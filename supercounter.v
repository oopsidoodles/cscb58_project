==> flow/design.v <==
module pulse_50000000(clock, reset, enable, pulse, q);
	input clock;
	input reset;
	input enable;
	output pulse;
	output reg [31:0] q;  
	always @(posedge clock)  
	begin
		if (reset == 1'b1)  
			q <= 32'b00000010_11111010_11110000_01111111;
		else if (q == 32'b00000000_00000000_00000000_00000000)
			q <= 32'b00000010_11111010_11110000_01111111;
		else if (enable == 1'b1)
			q <= q - 1'b1;  
	end
	assign pulse =  (q == 32'b00000000_00000000_00000000_00000000) ? 1 : 0;
endmodule
module pulse_2000mill(clock, reset, enable, pulse, q, sub);
	input clock;
	input reset;
	input enable;
	output pulse;
	input sub;
	output reg [30:0] q;  
	always @(posedge clock)  
	begin
		if (reset == 1'b1)  
			q <= 31'b1110111_00110101_10010100_00000000;
		else if (q == 31'b0000000_00000000_00000000_00000000)  
			q <= 31'b1110111_00110101_10010100_00000000;
		else if (enable == 1'b1)
			q <= q - 1'b1;  
		if (sub == 1'b1)
		begin
			if (q < 31'b0000101_11110101_11100001_00000000)
				q <= 31'b0000000_00000000_00000000_00000000;
			else
				q <= q - 31'b0000101_11110101_11100001_00000000;
		end
	end
	assign pulse =  (q == 31'b0000000_00000000_00000000_00000000) ? 1 : 0;
endmodule
module pulse_100mill(clock, reset, enable, pulse, q);
	input clock;
	input reset;
	input enable;
	output pulse;
	output reg [26:0] q;  
	always @(posedge clock)  
	begin
		if (reset == 1'b1)  
			q <= 27'b101_11110101_11100000_11111111;
		else if (q == 27'b000_00000000_00000000_00000000)  
			q <= 27'b101_11110101_11100000_11111111;
		else if (enable == 1'b1)
			q <= q - 1'b1;  
	end
	assign pulse =  (q == 27'b000_00000000_00000000_00000000) ? 1 : 0;
endmodule
module pulse_50mill(clock, reset, enable, pulse, q);
	input clock;
	input reset;
	input enable;
	output pulse;
	output reg [25:0] q;  
	always @(posedge clock)  
	begin
		if (reset == 1'b1)  
			q <= 26'b10_11111010_11110000_01111111;
		else if (q == 26'b00_00000000_00000000_00000000)  
			q <= 26'b10_11111010_11110000_01111111;
		else if (enable == 1'b1)
			q <= q - 1'b1;  
	end
	assign pulse =  (q == 26'b00_00000000_00000000_00000000) ? 1 : 0;
endmodule
module pulse_25mill(clock, reset, enable, pulse, q);
	input clock;
	input reset;
	input enable;
	output pulse;
	output reg [24:0] q;  
	always @(posedge clock)  
	begin
		if (reset == 1'b1)  
			q <= 25'b1_01111101_01111000_00111111;
		else if (q == 25'b0_00000000_00000000_00000000)  
			q <= 25'b1_01111101_01111000_00111111;
		else if (enable == 1'b1)
			q <= q - 1'b1;  
	end
	assign pulse =  (q == 25'b0_00000000_00000000_00000000) ? 1 : 0;
endmodule
module pulse_12mill500k(clock, reset, enable, pulse, q);
	input clock;
	input reset;
	input enable;
	output pulse;
	output reg [23:0] q;  
	always @(posedge clock)  
	begin
		if (reset == 1'b1)  
			q <= 24'b10111110_10111100_00011111;
		else if (q == 24'b00000000_00000000_00000000)  
			q <= 24'b10111110_10111100_00011111;
		else if (enable == 1'b1)
			q <= q - 1'b1;  
	end
	assign pulse =  (q == 24'b00000000_00000000_00000000) ? 1 : 0;
endmodule
module pulse_10mill(clock, reset, enable, pulse, q);
	input clock;
	input reset;
	input enable;
	output pulse;
	output reg [23:0] q;  
	always @(posedge clock)  
	begin
		if (reset == 1'b1)  
			q <= 24'b10011000_10010110_01111111;
		else if (q == 24'b00000000_00000000_00000000)  
			q <= 24'b10011000_10010110_01111111;
		else if (enable == 1'b1)
			q <= q - 1'b1;  
	end
	assign pulse =  (q == 24'b00000000_00000000_00000000) ? 1 : 0;
endmodule
# Step by step through the tools: pulse_50000000
# What the tools print for pulse_50000000, step after step.
# Lines are those of the file above, counted from 1.
# Operators: Yosys type, input widths -> output width; for muxes data width and select width s.
# A cell with - has no value.
[inputs]
top = "pulse_50000000"
clock = "clock"
lib = "sky130hd"
lib_corner = "tt_025C_1v80"

# Word level
# Counts by Yosys on the flattened word-level netlist (proc, flatten, opt, wreduce; memories kept). Register bits leave out memories and registers merged into their read ports (data or address); mux counts leave out enables and synchronous resets folded into registers. Print and check cells are left out. Cells with the same type and inputs are merged into one.
[word_totals]
regBits = 32
word_cells = 5
output_inout_bits = 33
[classes]
muxes = 1
add_sub_neg = 1
reduce_and_logical = 2
[op_table]
columns = ["cell", "count"]
rows = [
  ["$sub 32x1->32 const B", 1],
  ["$logic_not 32->1", 1],
  ["$reduce_or 2->1", 1],
  ["$mux 1", 1],
]

# Logic depth
# Yosys ltp: most cells in a row. Word level: on the elaborated netlist, between registers, memories and ports. Mapped: between sequential cells and ports; inverters and the memories' decode and read muxes count.
[depth]
ltp_word = 2
ABC_AREA = 1
ltp_mapped = 10
ltp_nobuf = 9

# After synthesis
# Yosys stat after the flow's synthesis: flattened, memories mapped to cells. It holds for the ABC_AREA given above (unset counts as 0); a run with the other value may have another netlist.
[types]
columns = ["cell", "count"]
rows = [
  ["sky130_fd_sc_hd__dfxtp_1", 32],
  ["sky130_fd_sc_hd__nor2_1", 67],
  ["sky130_fd_sc_hd__nand2_1", 56],
  ["sky130_fd_sc_hd__nand3_1", 26],
  ["sky130_fd_sc_hd__inv_1", 31],
  ["sky130_fd_sc_hd__xor2_1", 8],
  ["sky130_fd_sc_hd__nand4_1", 8],
  ["sky130_fd_sc_hd__nand2_4", 4],
  ["sky130_fd_sc_hd__nor2_4", 4],
  ["sky130_fd_sc_hd__nor2_2", 7],
  ["sky130_fd_sc_hd__nor2_8", 2],
  ["sky130_fd_sc_hd__xnor2_1", 3],
  ["sky130_fd_sc_hd__a21oi_1", 5],
  ["sky130_fd_sc_hd__nand2_2", 4],
  ["sky130_fd_sc_hd__buf_6", 2],
  ["sky130_fd_sc_hd__o21ai_0", 4],
  ["sky130_fd_sc_hd__nand3b_1", 2],
  ["sky130_fd_sc_hd__nor3_1", 3],
]
# Not listed: further types 7, cells in them 10.
[mapped]
ff_cells = 32
mapped_cells = 278
seq_area_um2 = 640.6
synth_area_um2 = 1859.3

# Path before layout
# Source: OpenSTA report_checks on the synthesized netlist (no wires, ideal clock, input and output delay 20% of the period each), path of least setup slack; recovery checks are left aside. Register names are those of the netlist, which keeps one name where synthesis merged equal registers.
[synth_timing]
path_kind = "register to output"
start = "register q[16]"
end = "output pulse"
arrival_ps = 1160
out_delay_ps = 720
path_buffers = 0
setup_slack_ps = 1720
clock_period_ps = 3600
path_stages = 6
path_delay_ps = 1160
period_less_setup_slack_ps = 1880
# "path_delay_ps" = arrival - input delay + setup time.
# At an output port there is no setup time.
# "path_stages" counts driving pins, that of a launching flip-flop among them; a cell with two outputs on the path counts twice.
# "period_less_setup_slack_ps" = period - worst setup slack (recovery checks aside). The figure is calculated, with input and output delays left at 20% of the set period.
# The rows between start and end are the longest chain of elaborated cells between them; the timing report does not say that the signal goes this way. Where chains are equally long, one stands for them.
# A line is the first line of the expression or statement that the cell stems from. Yosys adds cells for indexed reads and writes and turns some case tables into memories.
# A register here has more assigning lines than the two given.
[synth_between]
path_cell_list = "sky130_fd_sc_hd__dfxtp_1 sky130_fd_sc_hd__nor2_1 sky130_fd_sc_hd__nand2_1 sky130_fd_sc_hd__nor2_1 sky130_fd_sc_hd__inv_1 sky130_fd_sc_hd__nor3_1"
elab_chain_len = 2
cells_between = 2
classes_between = "mux: 1; reduce/logical: 1"
[synth_lines]
columns = ["item", "line_no", "text"]
rows = [
  ["start, declared", 6, "output reg [31:0] q;"],
  ["start, assigned", 10, "q <= 32'b00000010_11111010_11110000_01111111;"],
  ["start, assigned", 14, "q <= q - 1'b1;"],
  ["$logic_not 32->1", 16, "assign pulse = (q == 32'b00000000_00000000_00000000_00000000) ? 1 : 0;"],
  ["$mux 1", 16, ""],
  ["end, declared", 5, "output pulse;"],
]

# Path in the finished layout
# Path of least setup slack in the final report of job 1 (OpenROAD, finished layout, wires in). Where an end is a register, its clock arrival counts in the times.
# The path's times are printed in steps of 10 ps; the period is the one set.
[layout_timing]
path_kind = "register to output"
start = "register q[16]"
end = "output pulse"
out_delay_ps = 420
arrival_ps = 1610
path_buffers = 1
setup_slack_ps = 60
path_stages = 7
clock_period_ps = 2090
# The rows between start and end are the longest chain of elaborated cells between them; the timing report does not say that the signal goes this way. Where chains are equally long, one stands for them.
# A register here has more assigning lines than the two given.
[layout_between]
path_cell_list = "sky130_fd_sc_hd__dfxtp_1 sky130_fd_sc_hd__nor2_1 sky130_fd_sc_hd__nand2_1 sky130_fd_sc_hd__nor2_1 sky130_fd_sc_hd__inv_1 sky130_fd_sc_hd__nor3_1 sky130_fd_sc_hd__dlygate4sd2_1"
elab_chain_len = 2
cells_between = 2
classes_between = "mux: 1; reduce/logical: 1"
[layout_lines]
columns = ["item", "line_no", "text"]
rows = [
  ["start, declared", 6, "output reg [31:0] q;"],
  ["start, assigned", 10, "q <= 32'b00000010_11111010_11110000_01111111;"],
  ["start, assigned", 14, "q <= q - 1'b1;"],
  ["$logic_not 32->1", 16, "assign pulse = (q == 32'b00000000_00000000_00000000_00000000) ? 1 : 0;"],
  ["$mux 1", 16, ""],
  ["end, declared", 5, "output pulse;"],
]

# Module pulse_50000000, platform sky130hd: 2 stored runs of the flow (Yosys, OpenROAD) with differing settings, in no particular order. Input and output delays are each 20% of the period that was set; the output load is 0.01 pF.
# "achievedPeriod_ps" means the clock period less the worst setup slack. The figure is calculated, with input and output delays left at 20% of the set period.
# "worst_setup_path_time_ps" means the part of the period allowed to the worst setup path (the constraints hold back 20% at inputs and 20% at outputs) less its slack; where the path has registers, the arrival times of their clocks count too.
# "power_total_uw" is the tool's figure for a default switching activity; nothing was simulated.
# "worst_setup_path_time_ps" is known to 10 ps.

[[run]]
name = "job 1"
[run.settings]
period_ns = 2.09
CORE_UTILIZATION = 49
SETUP_SLACK_MARGIN = -0.11
PLACE_DENSITY_LB_ADDON = 0.0
CELL_PAD_IN_SITES_GLOBAL_PLACEMENT = 0
TNS_END_PERCENT = 45
ABC_AREA = 1
GPL_TIMING_DRIVEN = 1
CTS_CLUSTER_SIZE = 24
CTS_CLUSTER_DIAMETER = 71
MAX_ROUTING_LAYER = "met4"
CAP_MARGIN = 20
CORE_MARGIN = 2
SLEW_MARGIN = 20
[run.results]
finalCellArea_um2 = 2568.7
layout_utilization_frac = 0.702
worst_setup_path_time_ps = 1610
worstPathKind = "register to output"
timing.setup.ws_ps = 62
dieArea_um2 = 4303.4
setupTns_ps = 0
achievedPeriod_ps = 2028
power_total_uw = 1166
yosys_chip_area_um2 = 1859.3
fin_hold_ws_ps = 512

[[run]]
name = "job 2"
[run.settings]
period_ns = 2.68
CORE_UTILIZATION = 66
SETUP_SLACK_MARGIN = 0.03
PLACE_DENSITY_LB_ADDON = 0.02
CORE_ASPECT_RATIO = 1.48
CORE_MARGIN = 10
CELL_PAD_IN_SITES_GLOBAL_PLACEMENT = 2
CELL_PAD_IN_SITES_DETAIL_PLACEMENT = 1
CTS_CLUSTER_DIAMETER = 255
CAP_MARGIN = 20
SLEW_MARGIN = 20
[run.results]
outcome = "stopped before the end: placement reported FLW-0024"
